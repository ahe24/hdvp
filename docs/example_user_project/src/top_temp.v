==> flow/design.v <==
module fsm_controller (
    input wire clk,                 
    input wire reset,               
    input wire [1:0] temp_state,    
    output reg [1:0] system_state   
);
    localparam IDLE    = 2'b00;
    localparam NORMAL  = 2'b01;
    localparam WARNING = 2'b10;
    localparam FAULT   = 2'b11;
    reg [1:0] next_state;
    always @(posedge clk or posedge reset) begin
        if (reset)
            system_state <= IDLE;  
        else
            system_state <= next_state;
    end	
    always @(*) begin
        case (system_state)
            IDLE: begin
            if (temp_state == NORMAL)
                next_state = NORMAL;   
            else if (temp_state == WARNING)
                next_state = WARNING;  
            else
                next_state = IDLE;     
        end
        NORMAL: begin
            if (temp_state == IDLE)
                next_state = IDLE;     
            else if (temp_state == WARNING)
                next_state = WARNING;  
            else if (temp_state == FAULT)
                next_state = FAULT;    
            else
                next_state = NORMAL;   
        end
        WARNING: begin
            if (temp_state == IDLE)
                next_state = IDLE;     
            else if (temp_state == NORMAL)
                next_state = NORMAL;   
            else if (temp_state == FAULT)
                next_state = FAULT;    
            else
                next_state = WARNING;  
        end
        FAULT: begin
            if (temp_state == IDLE)
                next_state = IDLE;     
            else
                next_state = FAULT;    
        end
        default: next_state = IDLE;    
        endcase
    end
endmodule
module led_controller (
    input wire clk,                    
    input wire reset,                  
    input wire [1:0] system_state,     
    output reg norm_led,              
    output reg warn_led,              
    output reg falt_led               
);
    localparam IDLE    = 2'b00;
    localparam NORMAL  = 2'b01;
    localparam WARNING = 2'b10;
    localparam FAULT   = 2'b11;
    reg blink_flag;            
    always @(posedge clk or posedge reset) begin
        if (reset) begin
            norm_led    <= 1'b0;
            warn_led    <= 1'b0;
            falt_led    <= 1'b0;
        end else begin
            case (system_state)
                IDLE: begin
                    norm_led    <= 1'b0;
                    warn_led    <= 1'b0;
                    falt_led    <= 1'b0;
                end
                NORMAL: begin
                    norm_led    <= 1'b1;
                    warn_led    <= 1'b0;
                    falt_led    <= 1'b0;
                end
                WARNING: begin
                    norm_led    <= 1'b0;
                    warn_led    <= 1'b1;
                    falt_led    <= 1'b0;
                end
                FAULT: begin
                    norm_led    <= 1'b0;
                    warn_led    <= 1'b0;
                    falt_led    <= 1'b1;
                end
                default: begin
                    norm_led    <= 1'b0;
                    warn_led    <= 1'b0;
                    falt_led    <= 1'b0;
                end
            endcase
        end
    end
endmodule
module temp_analyzer #(
    parameter signed [7:0] IDLE_MIN    = 8'hFB,
    parameter signed [7:0] IDLE_MAX    = 8'h05,
    parameter signed [7:0] NORMAL_MIN1 = 8'hCE,
    parameter signed [7:0] NORMAL_MAX1 = 8'hFA,
    parameter signed [7:0] NORMAL_MIN2 = 8'h06,
    parameter signed [7:0] NORMAL_MAX2 = 8'h32,
    parameter signed [7:0] WARNING_MIN1 = 8'h9C,
    parameter signed [7:0] WARNING_MAX1 = 8'hCD,
    parameter signed [7:0] WARNING_MIN2 = 8'h33,
    parameter signed [7:0] WARNING_MAX2 = 8'h64
) (
    input signed [7:0] temp_data,   
    input clk,                      
    output reg [1:0] temp_state     
);
    localparam IDLE    = 2'b00;   
    localparam NORMAL  = 2'b01;   
    localparam WARNING = 2'b10;   
    localparam FAULT   = 2'b11;   
    reg [1:0] temp_state_next;
    always @(*) begin
        if (temp_data >= IDLE_MIN && temp_data <= IDLE_MAX) begin
            temp_state_next = IDLE;
        end else if ((temp_data >= NORMAL_MIN1 && temp_data <= NORMAL_MAX1) ||
                     (temp_data >= NORMAL_MIN2 && temp_data <= NORMAL_MAX2)) begin
            temp_state_next = NORMAL;
        end else if ((temp_data >= WARNING_MIN1 && temp_data <= WARNING_MAX1) ||
                     (temp_data >= WARNING_MIN2 && temp_data <= WARNING_MAX2)) begin
            temp_state_next = WARNING;
        end else begin
            temp_state_next = FAULT;
        end
    end
    always @(posedge clk) begin
        temp_state <= temp_state_next;
    end
endmodule
module top_temp (
    input wire clk,                 
    input wire reset,               
    input wire [7:0] temp_data,     
    output wire norm_led  ,         
    output wire warn_led  ,         
    output wire falt_led  ,         
    output wire [1:0] system_state  
);
    wire [1:0] temp_state;          
    temp_analyzer u_temp_analyzer (
        .clk(clk),                  
        .temp_data(temp_data),      
        .temp_state(temp_state)     
    );
    fsm_controller u_fsm_controller (
        .clk(clk),                  
        .reset(reset),              
        .temp_state(temp_state),    
        .system_state(system_state)  
    );
    led_controller u_led_controller (
        .clk(clk),                  
        .reset(reset),              
        .system_state(system_state),  
        .norm_led  (norm_led ),      
        .warn_led  (warn_led ),      
        .falt_led  (falt_led )       
    );
endmodule
## From RTL to reports: top_temp

The steps from the RTL of top_temp to its reports follow in flow order.
Lines are those of the file above, counted from 1.
Operators: Yosys type, input widths -> output width; for muxes data width and select width s.
Cell names lack the library's common part.
The mark -- stands for no value.

| inputs | value |
|---|---|
| top | top_temp |
| clock | clk |
| standard-cell library | sky130hd |
| corner | tt_025C_1v80 |

## Word-level counts

Yosys after proc, flatten, opt, wreduce and memory -nomap, before mapping. Enables and synchronous resets that opt folds into registers are not counted as muxes. Memory bits, and registers merged into a memory's read port (data or address), are not among the register bits. Print and check cells are not counted. Equal cells are merged and count once.

| cells by class | value |
|---|---|
| div/mod/pow operators | 0 |
| $mul | 0 |
| bitwise operators | 0 |
| add/sub/neg operators | 0 |
| mux-type cells | 15 |
| $lt $le $gt $ge | 10 |
| shift-type cells | 0 |
| reduce/logical cells | 13 |
| eq/ne operators | 6 |

Operators with widths:

| operator | count |
|---|---|
| $ge 8x4->1 const B | 2 |
| $le 8x4->1 const B | 2 |
| $ge 8x7->1 const B | 2 |
| $le 8x7->1 const B | 2 |
| $mux 2 | 8 |
| $reduce_or 3->1 | 3 |
| $eq 2x2->1 const B | 4 |
| $ge 8x8->1 const B | 1 |
| $le 8x8->1 const B | 1 |
| $pmux 2 s4 | 1 |
| $pmux 1 s2 | 3 |
| $logic_and 1x1->1 | 5 |
| $eq 2x1->1 const B | 2 |
| $logic_not 2->1 | 2 |
| $mux 1 | 3 |
| $logic_or 1x1->1 | 2 |
| $reduce_or 2->1 | 1 |

| word-level totals | value |
|---|---|
| ROM bits | 0 |
| word width x clocked read ports | 0 |
| input bits | 10 |
| bits in registers | 7 |
| output and inout bits | 5 |
| memories kept | 0 |
| memory bits (writable) | 0 |
| latch bits | 0 |

## Logic depth

Depth = most cells in a row (Yosys ltp): at word level without a register or memory, in the mapped netlist without a sequential cell, where the memories' decode and read muxes count.

| logic depth | value |
|---|---|
| depth in word-level cells | 5 |
| ABC_AREA | 0 |
| depth in mapped cells | 4 |
| gate-level depth less buffers | 4 |

## After synthesis

Yosys stat after the flow's synthesis: flattened, memories mapped to cells. It holds for the ABC_AREA given above (unset counts as 0); a run with the other value may have another netlist.
Totals and module areas in this step are rounded.

Cells by type:

| cell type | count | area in all (µm²) |
|---|---|---|
| dfrtp_1 | 5 | 125.12 |
| dfxtp_1 | 4 | 80.077 |
| nor2b_1 | 5 | 31.28 |
| a211oi_1 | 3 | 22.522 |
| o32ai_1 | 2 | 17.517 |
| a21oi_1 | 3 | 15.014 |
| o21a_1 | 2 | 15.014 |
| nor2_1 | 3 | 11.261 |
| a311o_1 | 1 | 10.01 |
| o21ai_0 | 2 | 10.01 |
| a2111oi_0 | 1 | 8.758 |
| a211o_1 | 1 | 8.758 |
| a311oi_1 | 1 | 8.758 |
| nor4b_1 | 1 | 8.758 |
| nand2_1 | 2 | 7.507 |
| o31ai_1 | 1 | 7.507 |
| a31oi_1 | 1 | 6.256 |
| and2_1 | 1 | 6.256 |

Other cell types: 3; their cells: 3.

| mapped netlist | value |
|---|---|
| mapped area | 0.000414 mm² |
| cell count | 42 |
| flip-flop cells | 9 |
| buffer cells | 0 |

The figures by module come from a second, unflattened synthesis with its own total; it is not the netlist above.

| unflattened totals | value |
|---|---|
| cells (unflattened synthesis) | 35 |
| area (unflattened synthesis) | 0.000359 mm² |

Rows give one instance, submodules left out.

Modules:

| module | cells | times used | area (mm²) |
|---|---|---|---|
| temp_analyzer | 18 | 1 | 0.00016 |
| led_controller | 7 | 1 | 0.000101 |
| fsm_controller | 10 | 1 | 0.0000976 |
| top_temp | 0 | 1 | 0 |

## Path before layout

Source: OpenSTA report_checks on the synthesized netlist (no wires, ideal clock, input and output delay 20% of the period each), path of least setup slack; recovery checks are left aside. Register names are those of the netlist, which keeps one name where synthesis merged equal registers.

| timing post-synthesis | value |
|---|---|
| path type | input to register |
| from | in temp_data[1] |
| to | reg u_temp_analyzer.temp_state |
| clock period | 1.18 ns |
| slack | 0.068 ns |
| launch time at the first pin | 0.236 ns |
| input delay | 0.236 ns |
| stages on the path | 4 |
| data required time | 1.055 ns |
| setup time | 0.125 ns |
| delay of the path | 0.876 ns |
| arrival time | 0.987 ns |
| path buffers | 0 |
| synthesis period reached | 1.112 ns |

"delay of the path" is the arrival time less input delay plus setup time.
"stages on the path" counts driving pins, that of a launching flip-flop among them; a cell with two outputs on the path counts twice.
"synthesis period reached" = period - worst setup slack (recovery checks aside). The figure is calculated, with input and output delays left at 20% of the set period.
Where an end lacks its bit number, it is one bit of the signal, or one of the new flip-flops if synthesis recoded a state register.
Between the ends stands the longest chain of elaborated cells between them, by number of cells; it is not shown to be the way that was timed. Of several equally long chains one is given.
Each line given opens the expression or statement behind the cell; cells for indexed reads and writes are added by Yosys, which also makes memories of some case tables.

| between the ends, post-synthesis | value |
|---|---|
| cells stage by stage | a211o_1 -> a311o_1 -> o21ai_0 -> nor2_1 |
| length of the longest elaborated chain | 5 |
| elaborated cells on any way between the ends | 20 |
| source lines of those cells | 5 |
| classes of those cells | 10 x compare; 2 x mux; 8 x reduce/logical |

RTL lines, path post-synthesis:

| item | line | source |
|---|---|---|
| start, declared | 148 | `input wire [7:0] temp_data,` |
| $ge 8x8->1 | 134 | `end else if ((temp_data >= WARNING_MIN1 && temp_data <= WARNING_MAX1) \|\|` |
| $logic_and 1x1->1 | 134 |  |
| $logic_or 1x1->1 | 134 |  |
| $mux 1 | 134 |  |
| $mux 1 | 131 | `end else if ((temp_data >= NORMAL_MIN1 && temp_data <= NORMAL_MAX1) \|\|` |
| end, assigned | 142 | `temp_state <= temp_state_next;` |
| end, declared | 121 | `output reg [1:0] temp_state` |

## Worst path after layout

Path of least setup slack in the final report of run B (OpenROAD, finished layout, wires in). Where an end is a register, its clock arrival counts in the times.

| timing post-layout | value |
|---|---|
| path type | input to register |
| from | in temp_data[4] |
| to | reg u_temp_analyzer.temp_state |
| stages on the path | 5 |
| slack | 0.24 ns |
| setup time | 0.11 ns |
| input delay | 0.39 ns |
| launch time at the first pin | 0.39 ns |
| path buffers | 1 |
| clock period | 1.93 ns |
| arrival time | 1.81 ns |
| data required time | 2.05 ns |

Where an end lacks its bit number, it is one bit of the signal, or one of the new flip-flops if synthesis recoded a state register.
Between the ends stands the longest chain of elaborated cells between them, by number of cells; it is not shown to be the way that was timed. Of several equally long chains one is given.

| between the ends, post-layout | value |
|---|---|
| cells stage by stage | clkdlybuf4s50_1 -> a311oi_1 -> nor2b_1 -> o32ai_1 -> nor2_1 |
| length of the longest elaborated chain | 5 |
| elaborated cells on any way between the ends | 20 |
| source lines of those cells | 5 |
| classes of those cells | 10 x compare; 2 x mux; 8 x reduce/logical |

RTL lines, path post-layout:

| item | line | source |
|---|---|---|
| start, declared | 148 | `input wire [7:0] temp_data,` |
| $ge 8x8->1 | 134 | `end else if ((temp_data >= WARNING_MIN1 && temp_data <= WARNING_MAX1) \|\|` |
| $logic_and 1x1->1 | 134 |  |
| $logic_or 1x1->1 | 134 |  |
| $mux 1 | 134 |  |
| $mux 1 | 131 | `end else if ((temp_data >= NORMAL_MIN1 && temp_data <= NORMAL_MAX1) \|\|` |
| end, assigned | 142 | `temp_state <= temp_state_next;` |
| end, declared | 121 | `output reg [1:0] temp_state` |

==> results <==
Stored flow runs of top_temp (2 of them; Yosys, OpenROAD, sky130hd). They differ in their settings and are not a sequence. Constraints: input delay and output delay 20% of the set period each, output load 0.01 pF.
"achieved clock period" means the clock period less the worst setup slack. The figure is calculated, with input and output delays left at 20% of the set period.
"time of the worst setup path": the worst setup path's part of the clock period (all of it between registers, 20% less for each end at a port) less its slack. A launch clock that arrives late makes it longer, a capture clock that arrives late makes it shorter.
"total design power" rests on the timing tool's default activity at the inputs, not on a simulated workload.
The measured numbers are rounded.

#### Run A

| setting | value |
|---|---|
| period_ns | `0.789` |
| CORE_UTILIZATION | `72` |
| HOLD_SLACK_MARGIN | `0.16` |
| ABC_AREA | `1` |
| CTS_CLUSTER_SIZE | `45` |
| CTS_CLUSTER_DIAMETER | `347` |
| SLEW_MARGIN | `5` |
| MAX_ROUTING_LAYER | `met5` |
| CAP_MARGIN | `20` |
| CORE_MARGIN | `2` |

Did not finish, floorplanning stopped with PDN-0185.

#### Run B

| setting | value |
|---|---|
| period_ns | `1.93` |
| CAP_MARGIN | `20` |
| CORE_MARGIN | `2` |
| CORE_UTILIZATION | `40` |
| SLEW_MARGIN | `20` |

| result | value |
|---|---|
| total die area | 0.00131 mm² |
| time of the worst setup path | 1.31 ns |
| worst setup path type | input to register |
| total design power | 471 µW |
| standard-cell area of the final layout | 0.000589 mm² |
| achieved clock period | 1.693 ns |
| synthesized cell area | 0.000414 mm² |
| final utilization | 62.1 % |
| summed negative setup slack | 0.000 ns |
| setup slack of the worst path | 0.237 ns |
